==> flow/design.v <==
module KeyPadScanner(
    input wire clk,
    input wire rst,
    input wire [3:0] col,     
    output reg [3:0] row,      
    output reg [3:0] key_value,
    output reg key_valid       
);
    parameter S_0 = 3'b000;   
    parameter S_1 = 3'b001;   
    parameter S_2 = 3'b010;   
    parameter S_3 = 3'b011;   
    parameter S_4 = 3'b100;   
    parameter S_5 = 3'b101;   
    reg [2:0] current_state, next_state;
    reg [5:0] scan_code;     
    reg [3:0] decode_key;   
    always @(posedge clk or posedge rst) begin
        if (rst)
            current_state <= S_0;
        else
            current_state <= next_state;
    end
    always @(*) begin
        case (current_state)
            S_0: begin
                if (col == 4'b1111)
                    next_state = S_1;
                else
                    next_state = S_5;
            end
            S_1: begin
                if (col == 4'b1111)
                    next_state = S_2;
                else
                    next_state = S_5;
            end
            S_2: begin
                if (col == 4'b1111)
                    next_state = S_3;
                else
                    next_state = S_5;
            end
            S_3: begin
                if (col == 4'b1111)
                    next_state = S_4;
                else
                    next_state = S_5;
            end
            S_4: begin
                if (col == 4'b1111)
                    next_state = S_0;
                else
                    next_state = S_5;
            end
            S_5: begin
                if (col == 4'b1111)
                    next_state = S_0;
                else
                    next_state = S_5;
            end
            default: next_state = S_0;
        endcase
    end
    always @(*) begin
        case (current_state)
            S_0: row = 4'b0000;  
            S_1: row = 4'b1110;  
            S_2: row = 4'b1101;  
            S_3: row = 4'b1011;   
            S_4: row = 4'b0111;  
            S_5: row = 4'b0000;  
            default: row = 4'b0000;
        endcase
    end
    always @(posedge clk or posedge rst) begin
        if (rst) begin
            scan_code <= 6'b111111;
            key_valid <= 1'b0;
        end
        else begin
            if (col != 4'b1111 && current_state >= S_1 && current_state <= S_4) begin
                scan_code <= {(current_state - 1), col};
                key_valid <= 1'b1;
            end
            else if (current_state == S_0) begin
                key_valid <= 1'b0;
            end
        end
    end
    always @(*) begin
        case (scan_code)
            6'b001110: decode_key = 4'h1;   
            6'b011110: decode_key = 4'h2;   
            6'b101110: decode_key = 4'h3;   
            6'b111110: decode_key = 4'hA;   
            6'b001101: decode_key = 4'h4;   
            6'b011101: decode_key = 4'h5;   
            6'b101101: decode_key = 4'h6;   
            6'b111101: decode_key = 4'hB;   
            6'b001011: decode_key = 4'h7;   
            6'b011011: decode_key = 4'h8;   
            6'b101011: decode_key = 4'h9;   
            6'b111011: decode_key = 4'hC;   
            6'b000111: decode_key = 4'hE;   
            6'b010111: decode_key = 4'h0;   
            6'b100111: decode_key = 4'hF;   
            6'b110111: decode_key = 4'hD;   
            default: decode_key = 4'h0;
        endcase
    end
    always @(posedge clk or posedge rst) begin
        if (rst)
            key_value <= 4'h0;
        else if (key_valid)
            key_value <= decode_key;
    end
endmodule
module SevenSegDecoder(
    input wire [3:0] key_value,    
    output reg [6:0] seg_out      
);
    always @(*) begin
        case (key_value)
            4'h0: seg_out = 7'b1111110;   
            4'h1: seg_out = 7'b0110000;   
            4'h2: seg_out = 7'b1101101;   
            4'h3: seg_out = 7'b1111001;   
            4'h4: seg_out = 7'b0110011;   
            4'h5: seg_out = 7'b1011011;   
            4'h6: seg_out = 7'b1011111;   
            4'h7: seg_out = 7'b1110000;   
            4'h8: seg_out = 7'b1111111;   
            4'h9: seg_out = 7'b1111011;   
            4'hA: seg_out = 7'b1110111;   
            4'hB: seg_out = 7'b0011111;   
            4'hC: seg_out = 7'b1001110;   
            4'hD: seg_out = 7'b0111101;   
            4'hE: seg_out = 7'b1001111;   
            4'hF: seg_out = 7'b1000111;   
            default: seg_out = 7'b0000000;  
        endcase
    end
endmodule
module KeyPadWithDisplay(
    input wire clk,
    input wire rst,
    input wire [3:0] col,          
    output wire [3:0] row,       
    output wire [6:0] seg_out,     
    output wire key_valid          
);
    wire [3:0] key_value;
    KeyPadScanner keypad_inst (
        .clk(clk),
        .rst(rst),
        .col(col),         
        .row(row),         
        .key_value(key_value),
        .key_valid(key_valid)
    );
    SevenSegDecoder seg_inst (
        .key_value(key_value),
        .seg_out(seg_out)
    );
endmodule
# ---- Tool chain data of KeyPadWithDisplay
# The steps from the RTL of KeyPadWithDisplay to its reports follow in flow order.
# Line numbers count from 1 in the design file above.
# Operators carry their Yosys type and port widths (W data, S select, Z words).
# Cell names lack the library's common part.
# The mark -- stands for no value.
dict set report design {
  top {KeyPadWithDisplay}
  clk_port {clk}
  cell_library {sky130hd}
  corner {tt_025C_1v80}
}

# ---- After elaboration
# Counts by Yosys on the flattened word-level netlist (proc, flatten, opt, wreduce; memories kept). Register bits leave out memories and registers merged into their read ports (data or address). Print and check cells are left out. Cells with the same type and inputs are merged into one.
# Yosys's memory passes give these memory sizes; they may raise the number of words (mostly to a power of two), join words into wider ones and drop unused or constant bits.
dict set report op_classes {
  n_addsub 1
  compare 2
  n_eq 7
  muxes 9
  reduce_and_logical 5
}
# op n
set op_table {}
lappend op_table {{$pmux W4 S4} 1}
lappend op_table {{$pmux W3 S5} 1}
lappend op_table {{$mux W3} 4}
lappend op_table {{$eq A3 B2 Y1 const B} 2}
lappend op_table {{$eq A3 B3 Y1 const B} 2}
lappend op_table {{$eq A4 B4 Y1 const B} 1}
lappend op_table {{$ne A4 B4 Y1 const B} 1}
lappend op_table {{$ge A3 B1 Y1 const B} 1}
lappend op_table {{$eq A3 B1 Y1 const B} 1}
lappend op_table {{$le A3 B3 Y1 const B} 1}
lappend op_table {{$logic_not A3 Y1} 1}
lappend op_table {{$mux W1} 3}
lappend op_table {{$logic_and A1 B1 Y1} 2}
lappend op_table {{$sub A2 B1 Y2 const B} 1}
lappend op_table {{$reduce_bool A2 Y1} 1}
lappend op_table {{$reduce_or A2 Y1} 1}
dict set report bits {
  register_bits 10
  romBits 368
  clocked_rd_ports_x_width 4
  memories 2
  in_bits 6
  out_inout_bits 12
  elab_cells 29
}
# name words width read_ports wr line
set memory_table {}
lappend memory_table {{(no name shown)} 64 4 1 0 92} ;# case (scan_code)
lappend memory_table {{(no name shown)} 16 7 1 0 124} ;# case (key_value)

# ---- Longest topological paths
# Yosys ltp: most cells in a row. Word level: on the elaborated netlist, between registers, memories and ports. Mapped: between sequential cells and ports; inverters and the memories' decode and read muxes count.
dict set report depth {
  depth_word 4
  ABC_AREA 0
  ltp_mapped 5
}

# ---- Mapped cells and area
# The flow's flattened synthesis, as Yosys stat reports it; memories are mapped. The netlist is that of the ABC_AREA named above (0 if unset); the other value can give another one.
# Totals and module areas in this step are rounded.
# type n type_area_um2
set types {}
lappend types {dfrtp_1 12 300.288}
lappend types {dfstp_2 7 183.926}
lappend types {ha_1 10 125.12}
lappend types {mux2_2 6 67.565}
lappend types {inv_1 12 45.043}
lappend types {nor2b_1 6 37.536}
lappend types {or3_1 5 31.28}
lappend types {and2_2 4 30.029}
lappend types {nor2_1 8 30.029}
lappend types {nand2_1 7 26.275}
lappend types {a21oi_1 5 25.024}
lappend types {mux4_2 1 22.522}
lappend types {buf_2 4 20.019}
lappend types {mux2i_1 2 20.019}
lappend types {a31oi_1 3 18.768}
lappend types {a221oi_1 2 17.517}
lappend types {and3b_1 2 17.517}
lappend types {and4_1 2 17.517}
# Not listed: further types 20, cells in them 25.
dict set report mapped {
  stdcells 123
  yosys_area_um2 1220
  ff_cells 19
  n_buf 5
}
# By module: a second synthesis without flattening, with its own total; a netlist apart from the flattened one above.
dict set report unflattened {
  cells_unflattened 132
  hier_area_um2 1260
}
# Each row is one instance without its submodules.
# module n_inst cells area_um2 mod_seq_area_um2
set by_module {}
lappend by_module {KeyPadScanner 1 99 975 484}
lappend by_module {SevenSegDecoder 1 33 288 0.0}
lappend by_module {KeyPadWithDisplay 1 0 0.0 0.0}

# ---- Path before layout
# Source: OpenSTA report_checks on the synthesized netlist (no wires, ideal clock, input and output delay 20% of the period each), path of least setup slack; recovery checks are left aside. Register names are those of the netlist, which keeps one name where synthesis merged equal registers.
dict set report synth_path {
  kind {flip-flop to output port}
  from {reg keypad_inst.key_value[1]}
  to {out seg_out[3]}
  tclk_ps 2580
  out_delay_ps 516
  t_arrival_ps 1315
  required_time_ps 2064
  path_slack_ps 749
  delay_ps 1315
  stages 6
  n_path_buf 0
  synth_period_reached_ps 1831
}
# "delay_ps" is the arrival time less input delay plus setup time.
# A path that ends at an output port has no setup time.
# "stages": output pins that drive a net of the path, with the launching flip-flop's if there is one; two outputs of one cell count as two.
# "synth_period_reached_ps" is the clock period less the worst setup slack; recovery checks do not enter. This is arithmetic on one report: input and output delays are still those of the set period (20% each).
# The rows between start and end are the longest chain of elaborated cells between them; the timing report does not say that the signal goes this way. Where chains are equally long, one stands for them.
# A line is the first line of the expression or statement that the cell stems from. Yosys adds cells for indexed reads and writes and turns some case tables into memories.
# A memory read counts as a cell of the chain, while the word-level depth stops at memories.
dict set report synth_via {
  cell_sequence {dfrtp_1 inv_1 ha_1 inv_1 mux4_2 inv_1}
  elab_chain_cells 1
  cells_between 1
  cone_classes {memory (1)}
}
# item line
set synth_rtl {}
lappend synth_rtl {{start: declaration} 6} ;# output reg [3:0] key_value,
lappend synth_rtl {{$mem_v2 Z16 W7} 124} ;# case (key_value)
lappend synth_rtl {{end: declaration} 150} ;# output wire [6:0] seg_out,

# ---- Worst path after layout
# Path of least setup slack in the final report of flow run 1 (OpenROAD, finished layout, wires in). Where an end is a register, its clock arrival counts in the times.
# The path's times are printed in steps of 10 ps; the period is the one set.
dict set report layout_path {
  kind {flip-flop to output port}
  from {reg keypad_inst.key_value[1]}
  to {out seg_out[3]}
  tclk_ps 2200
  out_delay_ps 440
  t_arrival_ps 1790
  required_time_ps 1760
  path_slack_ps -30
  stages 7
  n_path_buf 1
}
# The rows between start and end are the longest chain of elaborated cells between them; the timing report does not say that the signal goes this way. Where chains are equally long, one stands for them.
# A memory read counts as a cell of the chain, while the word-level depth stops at memories.
dict set report layout_via {
  cell_sequence {dfrtp_1 inv_2 ha_4 inv_2 mux4_2 inv_2 buf_6}
  elab_chain_cells 1
  cells_between 1
  cone_classes {memory (1)}
}
# item line
set layout_rtl {}
lappend layout_rtl {{start: declaration} 6} ;# output reg [3:0] key_value,
lappend layout_rtl {{$mem_v2 Z16 W7} 124} ;# case (key_value)
lappend layout_rtl {{end: declaration} 150} ;# output wire [6:0] seg_out,

2 stored runs of KeyPadWithDisplay in the flow (synthesis by Yosys, layout by OpenROAD, sky130hd cells), in arbitrary order. Constraints: input delay and output delay 20% of the set period each, output load 0.01 pF.
By "achieved_period_ps" is meant the clock period of the run minus its worst setup slack. This is arithmetic on one report: input and output delays are still those of the set period (20% each).
"worst_path_time_ps" is the time allowed to the run's worst setup path (the clock period less input and output delay, where it has them) less its slack. Clock arrival times count: a late capture clock shortens it, a late launch clock lengthens it.
"design_power_mw": no workload was simulated; the value follows from the tool's default switching activity.
"worst_path_time_ps" is given in steps of 10 ps.
Results are given in rounded form.

# flow run 1
==> flow/run.sh <==
#!/bin/bash
# the make line also repeats the synthesis and layout settings of config.mk as NAME=value (left out here)
make -C /OpenROAD-flow-scripts/flow DESIGN_CONFIG=/design/flow/config.mk WORK_HOME=/design/flow/orfs CLKGATE_MAP_FILE= finish
==> flow/config.mk <==
export PLATFORM = sky130hd
export DESIGN_NAME = KeyPadWithDisplay
export DESIGN_NICKNAME = KeyPadWithDisplay
export VERILOG_FILES = /design/flow/design.v
export SDC_FILE = /design/flow/constraint.sdc
export NUM_CORES = 4
export LEC_CHECK = 0
export ABC_AREA = 0
export CAP_MARGIN = 20
export CELL_PAD_IN_SITES_DETAIL_PLACEMENT = 2
export CELL_PAD_IN_SITES_GLOBAL_PLACEMENT = 2
export CORE_MARGIN = 5
export CORE_UTILIZATION = 43
export CTS_CLUSTER_SIZE = 64
export GPL_ROUTABILITY_DRIVEN = 0
export HOLD_SLACK_MARGIN = -0.01
export MAX_ROUTING_LAYER = met4
export MIN_ROUTING_LAYER = met2
export PLACE_DENSITY_LB_ADDON = 0.13
export SLEW_MARGIN = 20
export TNS_END_PERCENT = 70
==> flow/constraint.sdc <==
create_clock -name core_clock -period 2.2 [get_ports {clk}]
set_input_delay 0.4400 -clock core_clock [delete_from_list [all_inputs] [get_ports {clk}]]
set_output_delay 0.4400 -clock core_clock [all_outputs]
set_load 0.01 [all_outputs]

==> flow run 1: results <==
worst_path_time_ps=1790
critical_path_kind="flip-flop to output port"
die_um2=4010
finalUtil_pct=54.4
finish.stdcell_area_um2=1490
design_power_mw=1.56
ws_setup_ps=-29
achieved_period_ps=2229
synth_area_um2=1220
tns_setup_ps=-33

# flow run 2
==> flow/run.sh <==
#!/bin/bash
# the make line also repeats the synthesis and layout settings of config.mk as NAME=value (left out here)
make -C /OpenROAD-flow-scripts/flow DESIGN_CONFIG=/design/flow/config.mk WORK_HOME=/design/flow/orfs CLKGATE_MAP_FILE= finish
==> flow/config.mk <==
export PLATFORM = sky130hd
export DESIGN_NAME = KeyPadWithDisplay
export DESIGN_NICKNAME = KeyPadWithDisplay
export VERILOG_FILES = /design/flow/design.v
export SDC_FILE = /design/flow/constraint.sdc
export NUM_CORES = 4
export LEC_CHECK = 0
export CAP_MARGIN = 20
export CORE_MARGIN = 3
export CORE_UTILIZATION = 47
export CTS_CLUSTER_DIAMETER = 354
export CTS_CLUSTER_SIZE = 44
export MAX_ROUTING_LAYER = met4
export PLACE_DENSITY_LB_ADDON = 0.14
export SETUP_SLACK_MARGIN = 0.02
export SLEW_MARGIN = 15
export TNS_END_PERCENT = 90
==> flow/constraint.sdc <==
create_clock -name core_clock -period 0.936 [get_ports {clk}]
set_input_delay 0.1872 -clock core_clock [delete_from_list [all_inputs] [get_ports {clk}]]
set_output_delay 0.1872 -clock core_clock [all_outputs]
set_load 0.01 [all_outputs]

==> flow run 2: results <==
worst_path_time_ps=1720
critical_path_kind="flip-flop to output port"
die_um2=3250
finalUtil_pct=84.8
finish.stdcell_area_um2=1980
design_power_mw=4.09
ws_setup_ps=-970
achieved_period_ps=1906
synth_area_um2=1220
tns_setup_ps=-14100
